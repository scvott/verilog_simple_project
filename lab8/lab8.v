==> flow/design.v <==
module btn_control (clk,state, long, short,rst_n);
input long ,short,clk,rst_n;
output [3:0]state;
reg [3:0]state,next_state;
always @(state or long or short) begin
	next_state = state;
	case (state)
	0:
	begin 
		if(long == 0)begin 
			next_state = 6;
		end else if (short == 0)begin
			next_state = 1;
		end
	end
	1:
	begin
                if(long == 0)begin
                        next_state = 4;
                end else if (short == 0)begin
                        next_state = 2;
                end 
	end
	2:
	begin
                if(long == 0)begin
                        next_state = 2;
                end else if (short == 0)begin
                        next_state = 3;
                end
	end
	3:
	begin
		if(long ==0)begin
                        next_state = 3;
                end else if (short == 0)begin
                        next_state = 0;
                end
	end
	4:
	begin
		if(long == 0)begin
                        next_state = 5;
                end else if (short == 0)begin
                        next_state = 2;
                end
	end
	5:
	begin
                if(long == 0)begin
                        next_state = 1;
                end else if (short == 0)begin
                        next_state = 2;
                end
	end
	6:
	begin
                if(long == 0)begin
                        next_state = 7;
                end else if (short == 0)begin
                        next_state = 1;
                end
	end
	7:
	begin
                if(long == 0)begin
                        next_state = 0;
                end else if (short == 0)begin
                        next_state = 1;
                end
	end
	endcase
end
always@(posedge clk or negedge rst_n )begin
	if(!rst_n) state <= 0;
	else state <= next_state;
end
endmodule
module debouncing(btn, clk, rst_n, long, short);
output long, short;
input  rst_n,clk,btn;
reg [26:0]num1,num2;
wire pbd_btn;
always @(posedge clk or negedge rst_n) begin
	if (!rst_n) num1 <= 0;
	else begin
		if ( btn == 1 ) num1 <= 0 ;
		else begin 
			if (num1 < 50000 )
			begin
				 num1 <= num1+1;
			end
		end
	end
end
assign pbd_btn = (num1 ==50000 ) ? 0 : 1 ;
always @(posedge clk or negedge rst_n) begin 
	if(!rst_n) num2 <= 0;
	else begin 
		if ( pbd_btn == 1 ) num2 <= 0 ;
                else begin
                        if (num2 < 50000001 )
                        begin
                                 num2 <= num2+1;
                        end
                end	
end
end
assign long = (num2 == 50000000)? 0 : 1;
assign short = (num2 > 0 && num2 < 50000000 && pbd_btn == 1)? 0: 1;
endmodule
module lab8(btn, clk, rst_n, oSEG7);
	input btn, clk, rst_n;
	output [6:0]oSEG7;
	wire [6:0]oSEG7;
	wire [3:0]state;
	wire long, short;
	debouncing D0 (btn, clk, rst_n, long, short);
	btn_control B0 (clk,state, long, short,rst_n);
	seven_seg S0 ( oSEG7, state);
endmodule
module seven_seg ( oSEG7,  d1 ) ;
	input [3:0]   d1 ;
	output [6:0] oSEG7;
	reg [6:0] oSEG7 ;
	always @ (*) begin
		if 		( d1 == 0 ) oSEG7 = 7'b1000000 ;
		else if ( d1 == 1 ) oSEG7 = 7'b1111001 ;
		else if ( d1 == 2 ) oSEG7 = 7'b0100100 ;
		else if ( d1 == 3 ) oSEG7 = 7'b0110000 ;
		else if ( d1 == 4 ) oSEG7 = 7'b0011001 ;
		else if ( d1 == 5 ) oSEG7 = 7'b0010010 ;
		else if ( d1 == 6 ) oSEG7 = 7'b0000010 ;
		else if ( d1 == 7 ) oSEG7 = 7'b1111000 ;
		else if ( d1 == 8 ) oSEG7 = 7'b0000000 ;
		else if ( d1 == 9 ) oSEG7 = 7'b0010000 ;
		else oSEG7 = 7'b1111111 ;
	end
endmodule
# Reports on lab8
# Tool output for the design above, in the order of the flow.
# Lines are those of the file above, counted from 1.
# Operators: Yosys type, input widths -> output width; for muxes data width and select width s.
# Cell names lack the library's common part.
# The mark -- stands for no value.
# setup
top	lab8
clock	clk
cell_library	sky130hd
corner	tt_025C_1v80

# Word level
# Yosys after proc, flatten, opt, wreduce and memory -nomap, before mapping. Memory bits, and registers merged into a memory's read port (data or address), are not among the register bits. Print and check cells are not counted. Equal cells are merged and count once.
# bits
regBits	58
inputBits	3
out_inout_bits	7
word_cells	59
# classes
n_addsub	2
n_cmp	4
equal	13
n_mux	30
reduce_and_logical	7
# op_table
cell	count
$mux 27	4
$mux 7	10
$add 27x1->27 const B	2
$lt 27x26->1 const B	2
$mux 4	12
$pmux 4 s8	1
$gt 27x1->1 const B	1
$lt 27x16->1 const B	1
$eq 27x16->1 const B	1
$eq 27x26->1 const B	1
$eq 4x3->1 const B	4
$eq 4x2->1 const B	2
$eq 4x4->1 const B	2
$reduce_bool 8->1	1
$ne 3x3->1 const B	2
$reduce_bool 2->1	2
$eq 4x1->1 const B	1
$logic_not 4->1	1
$reduce_and 3->1	1
$mux 1	3
$logic_and 1x1->1	2

# Depth
# Longest topological path by Yosys (ltp), each cell counted once; first at word level (registers and memories cut), then after technology mapping (sequential cells cut; the memories' decode and read muxes count).
# depth
word_depth	11
ABC_AREA	0
mapped_depth	8
ltp_nobuf	7

# Mapped cells and area
# The flow's flattened synthesis, as Yosys stat reports it; memories are mapped. The netlist is that of the ABC_AREA named above (0 if unset); the other value can give another one.
# types
cell	count	area_total_um2
dfrtp_1	61	1.53E+03
a21oi_1	38	190.182
or4_1	20	150.144
o31ai_1	19	142.637
nand3_1	24	120.115
nand2_1	30	112.608
nand4_1	16	100.096
o21ai_0	20	100.096
nor2_1	25	93.84
nor2b_1	14	87.584
clkbuf_1	19	71.318
nor3_1	14	70.067
and3_1	9	56.304
or3_1	9	56.304
ha_1	4	50.048
nor4_1	8	50.048
inv_1	11	41.29
and4_1	4	35.034
# Not listed: further types 33, cells in them 51.
# synth_totals
cell_count	396
area_mm2	0.0035096
sequential_area_mm2	0.0015527
ff_cells	62
buf_cells	25
# The figures by module come from a second, unflattened synthesis with its own total; it is not the netlist above.
# hier_totals
cells_unflattened	383
hier_area_mm2	0.0034658
# Each row is one instance without its submodules.
# modules
module	n_inst	cells	area_mm2	seq_area_mm2
debouncing	1	327	0.0030141	0.0013513
btn_control	1	32	0.0002878	0.0001001
seven_seg	1	24	0.0001639	0
lab8	1	0	0	0

# Timing after synthesis
# Path of least setup slack by OpenSTA after synthesis, without wires, with an ideal clock, recovery checks aside; 20% of the period is set as input and as output delay. Where synthesis merged equal registers, the netlist keeps one of their names.
# synth_timing
path_kind	register -> register
startpoint	register D0.num1[0]
endpoint	register B0.state
clock_period_ns	3.47
setup_ns	0.083
launch_ns	0.000
arrival_ns	2.002
required_time_ns	3.387
setup_slack_ns	1.384
path_delay_ns	2.085
path_stages	8
path_buffers	0
synth_period_reached_ns	2.086
# "path_delay_ns" = arrival - input delay + setup time.
# "path_stages" counts driving pins, that of a launching flip-flop among them; a cell with two outputs on the path counts twice.
# "synth_period_reached_ns" = period - worst setup slack (recovery checks aside). The figure is calculated, with input and output delays left at 20% of the set period.
# Where an end lacks its bit number, it is one bit of the signal, or one of the new flip-flops if synthesis recoded a state register.
# A register here has more assigning lines than the two given.
# synth_between
path_cell_list	dfrtp_1 inv_1 ha_1 or4b_1 nor4_2 o2bb2ai_2 nor2_1 a221o_1
# synth_rtl
item	line	text
start, declared	82	reg [26:0]num1,num2;
start, assigned	85	if (!rst_n) num1 <= 0;
start, assigned	91	num1 <= num1+1;
end, assigned	75	if(!rst_n) state <= 0;
end, assigned	76	else state <= next_state;
end, declared	3	output [3:0]state;
# No chain of elaborated cells between the ends is given.

# Worst path after layout
# From the final timing report of run 2: the path of least setup slack in the routed layout; clock arrival at registers is part of the times.
# layout_timing
path_kind	register -> output
startpoint	register B0.state
endpoint	output oSEG7[6]
clock_period_ns	2.09
output_delay_ns	0.42
launch_ns	0.34
arrival_ns	1.72
required_time_ns	1.67
setup_slack_ns	-0.05
path_stages	8
path_buffers	4
# Where an end lacks its bit number, it is one bit of the signal, or one of the new flip-flops if synthesis recoded a state register.
# layout_between
path_cell_list	dfrtp_1 nor3_2 buf_4 buf_4 buf_4 nand2_1 nand2_1 clkdlybuf4s15_1
# layout_rtl
item	line	text
start, declared	3	output [3:0]state;
start, assigned	75	if(!rst_n) state <= 0;
start, assigned	76	else state <= next_state;
end, declared	114	output [6:0]oSEG7;
# No chain of elaborated cells between the ends is given.

# Measured results for lab8: 2 stored runs of the Yosys and OpenROAD flow on sky130hd. The settings differ; the order carries no meaning. The constraints put input and output delay at 20% of the set period each and load the outputs with 0.01 pF.
# "achievedPeriod_ns": clock period set for the run, less the worst setup slack. It is reckoned from that one timing run; input and output delays stay at 20% of the period that was set.
# "worst_path_ns" is the time allowed to the run's worst setup path (the clock period less input and output delay, where it has them) less its slack. Clock arrival times count: a late capture clock shortens it, a late launch clock lengthens it.
# "final_power_mw": no workload was simulated; the value follows from the tool's default switching activity.
# A setting shown as . is not set for that run.
# A result given as . is not shown for that run.
run name	period_ns	CORE_UTILIZATION	SETUP_SLACK_MARGIN	PLACE_DENSITY_LB_ADDON	HOLD_SLACK_MARGIN	CORE_ASPECT_RATIO	CELL_PAD_IN_SITES_GLOBAL_PLACEMENT	TNS_END_PERCENT	GPL_TIMING_DRIVEN	CTS_CLUSTER_DIAMETER	CAP_MARGIN	SLEW_MARGIN	MAX_ROUTING_LAYER	CORE_MARGIN	final_die_area_mm2	achievedPeriod_ns	setupTns_ns	stdcell_area_mm2	worst_setup_slack_ns	worst_path_ns	worstPathKind	final_power_mw	post_synth_area_mm2	final_util_frac
run 1	3.07	68	-0.24	0.07	-0.06	0.68	2	50	0	251	15	30	met5	2	.	.	.	.	.	.	.	.	.	.
run 2	2.09	63	.	.	.	.	.	.	.	.	20	20	.	2	0.0061835	2.139	-0.049	0.0042378	-0.049	1.72	register -> output	2.343	0.0035096	0.779
# Run 1: no results, placement failed with FLW-0024
